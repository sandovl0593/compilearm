==> flow/design.v <==
module regfile (
    clk, we3, ra1, ra2, wa3, wd3, r15, rd1, rd2
);
    input wire clk;
    input wire we3;
    input wire [3:0] ra1;
    input wire [3:0] ra2;
    input wire [3:0] wa3;
    input wire [31:0] wd3;
    input wire [31:0] r15;
    output wire [31:0] rd1;
    output wire [31:0] rd2;
    reg [31:0] rf [14:0];
    always @(negedge clk)
        if (we3)
            rf[wa3] <= wd3;
    assign rd1 = (ra1 == 4'b1111 ? r15 : rf[ra1]);
    assign rd2 = (ra2 == 4'b1111 ? r15 : rf[ra2]);
endmodule
# ---- Reports on regfile
# The steps from the RTL of regfile to its reports follow in flow order.
# Line numbers count from 1 in the design file above.
# Library cell names are shortened.
# A cell with n/a has no value.
dict set report inputs {
  design {regfile}
  clock {clk}
  cell_library {sky130hd}
  pvt_corner {tt_025C_1v80}
}

# ---- After elaboration
# Source: Yosys, flattened and elaborated, memories not mapped. Widths are those after wreduce; folded enables and synchronous resets count as part of the registers. Registers that Yosys merges into a memory's read port (data or address) are not register bits. Print and check cells do not count. Equal cells are merged and count once.
# Memory sizes are those after Yosys's memory passes, which may raise the word count (mostly to a power of two), join words into wider ones and drop unused or constant bits.
dict set report classes {
  eq_ne 2
  mux 5
}
# cell count
set ops {}
lappend ops {{two-way mux 32 bit} 3}
lappend ops {{equality test 4 bit (second input constant)} 2}
lappend ops {{two-way mux 4 bit} 1}
lappend ops {{two-way mux 1 bit} 1}
dict set report word_totals {
  ff_bits 0
  ramBits 480
  memories 1
  in_bits 78
  word_cells 8
}
# memory words word_bits read_ports write_ports line_no
set mem_list {}
lappend mem_list {rf 15 32 2 1 13} ;# reg [31:0] rf [14:0];

# ---- Logic depth
# Yosys ltp: most cells in a row. Word level: on the elaborated netlist, between registers, memories and ports. Mapped: between sequential cells and ports; inverters and the memories' decode and read muxes count.
dict set report depth {
  depth_word 2
  abc_area 0
  depth_mapped 8
  depth_no_buf 4
}

# ---- Mapped cells and area
# The flow's flattened synthesis, as Yosys stat reports it; memories are mapped. The netlist is that of the ABC_AREA named above (0 if unset); the other value can give another one.
dict set report mapped {
  stdcells 1498
  synth_area_um2 23120.9
  ffs 480
}
# cell count area_total_um2
set types {}
lappend types {edfxtp_1 480 1.44E+04}
lappend types {mux4_2 91 2.05E+03}
lappend types {mux2i_1 199 1991.91}
lappend types {mux2_2 57 641.866}
lappend types {o21ai_0 74 370.355}
lappend types {a31oi_1 47 294.032}
lappend types {o22ai_1 39 243.984}
lappend types {nor2b_1 36 225.216}
lappend types {nor2_1 57 213.955}
lappend types {buf_4 27 202.694}
lappend types {a221oi_1 23 201.443}
lappend types {buf_2 40 200.192}
lappend types {nand2_1 53 198.941}
lappend types {a22oi_1 26 195.187}
lappend types {a211oi_1 23 172.666}
lappend types {clkbuf_1 44 165.158}
lappend types {buf_6 13 146.39}
lappend types {or3_1 20 125.12}
# Not listed: further types 28, cells in them 149.

Appendix: measured runs

Measured data: module regfile, platform sky130hd, 2 stored runs of the flow under differing settings, order arbitrary. Input and output delays are each 20% of the period that was set; the output load is 0.01 pF.
"design_power_uw" is the tool's figure for a default switching activity; nothing was simulated.

[flow] job 1: files
==> flow/run.sh <==
#!/bin/bash
# the make line also repeats the synthesis and layout settings of config.mk as NAME=value (left out here)
make -C /OpenROAD-flow-scripts/flow DESIGN_CONFIG=/design/flow/config.mk WORK_HOME=/design/flow/orfs CLKGATE_MAP_FILE= finish
==> flow/config.mk <==
export PLATFORM = sky130hd
export DESIGN_NAME = regfile
export DESIGN_NICKNAME = regfile
export VERILOG_FILES = /design/flow/design.v
export SDC_FILE = /design/flow/constraint.sdc
export NUM_CORES = 4
export LEC_CHECK = 0
export CAP_MARGIN = 30
export CELL_PAD_IN_SITES_DETAIL_PLACEMENT = 0
export CORE_MARGIN = 2
export CORE_UTILIZATION = 61
export CTS_CLUSTER_DIAMETER = 109
export GPL_ROUTABILITY_DRIVEN = 0
export PLACE_DENSITY_LB_ADDON = 0.02
export SETUP_SLACK_MARGIN = 0.03
export SLEW_MARGIN = 20
export TNS_END_PERCENT = 20
==> flow/constraint.sdc <==
create_clock -name core_clock -period 7.31 [get_ports {clk}]
set_input_delay 1.4620 -clock core_clock [delete_from_list [all_inputs] [get_ports {clk}]]
set_output_delay 1.4620 -clock core_clock [all_outputs]
set_load 0.01 [all_outputs]

[flow] job 1: metrics
[metrics] post_synth_area_um2 = 23120.9
[metrics] die_footprint_um2 = 39475.7
[metrics] cell_area_final_um2 = 28836.4
[metrics] worstSetupSlack_ps = -22
[metrics] setup_tns_ps = -22
[metrics] ws_hold_ps = 3617
[metrics] design_power_uw = 7668

[flow] job 2: files
==> flow/run.sh <==
#!/bin/bash
# the make line also repeats the synthesis and layout settings of config.mk as NAME=value (left out here)
make -C /OpenROAD-flow-scripts/flow DESIGN_CONFIG=/design/flow/config.mk WORK_HOME=/design/flow/orfs CLKGATE_MAP_FILE= finish
==> flow/config.mk <==
export PLATFORM = sky130hd
export DESIGN_NAME = regfile
export DESIGN_NICKNAME = regfile
export VERILOG_FILES = /design/flow/design.v
export SDC_FILE = /design/flow/constraint.sdc
export NUM_CORES = 4
export LEC_CHECK = 0
export ABC_AREA = 1
export CAP_MARGIN = 5
export CORE_MARGIN = 2
export CORE_UTILIZATION = 28
export MAX_ROUTING_LAYER = met5
export PLACE_DENSITY_LB_ADDON = 0.1
export SETUP_SLACK_MARGIN = -0.81
export SLEW_MARGIN = 20
==> flow/constraint.sdc <==
create_clock -name core_clock -period 8.81 [get_ports {clk}]
set_input_delay 1.7620 -clock core_clock [delete_from_list [all_inputs] [get_ports {clk}]]
set_output_delay 1.7620 -clock core_clock [all_outputs]
set_load 0.01 [all_outputs]

[flow] job 2: metrics
[metrics] post_synth_area_um2 = 25299.3
[metrics] die_footprint_um2 = 92775.1
[metrics] cell_area_final_um2 = 31447.7
[metrics] worstSetupSlack_ps = 293
[metrics] setup_tns_ps = 0
[metrics] ws_hold_ps = 4522
[metrics] design_power_uw = 6470
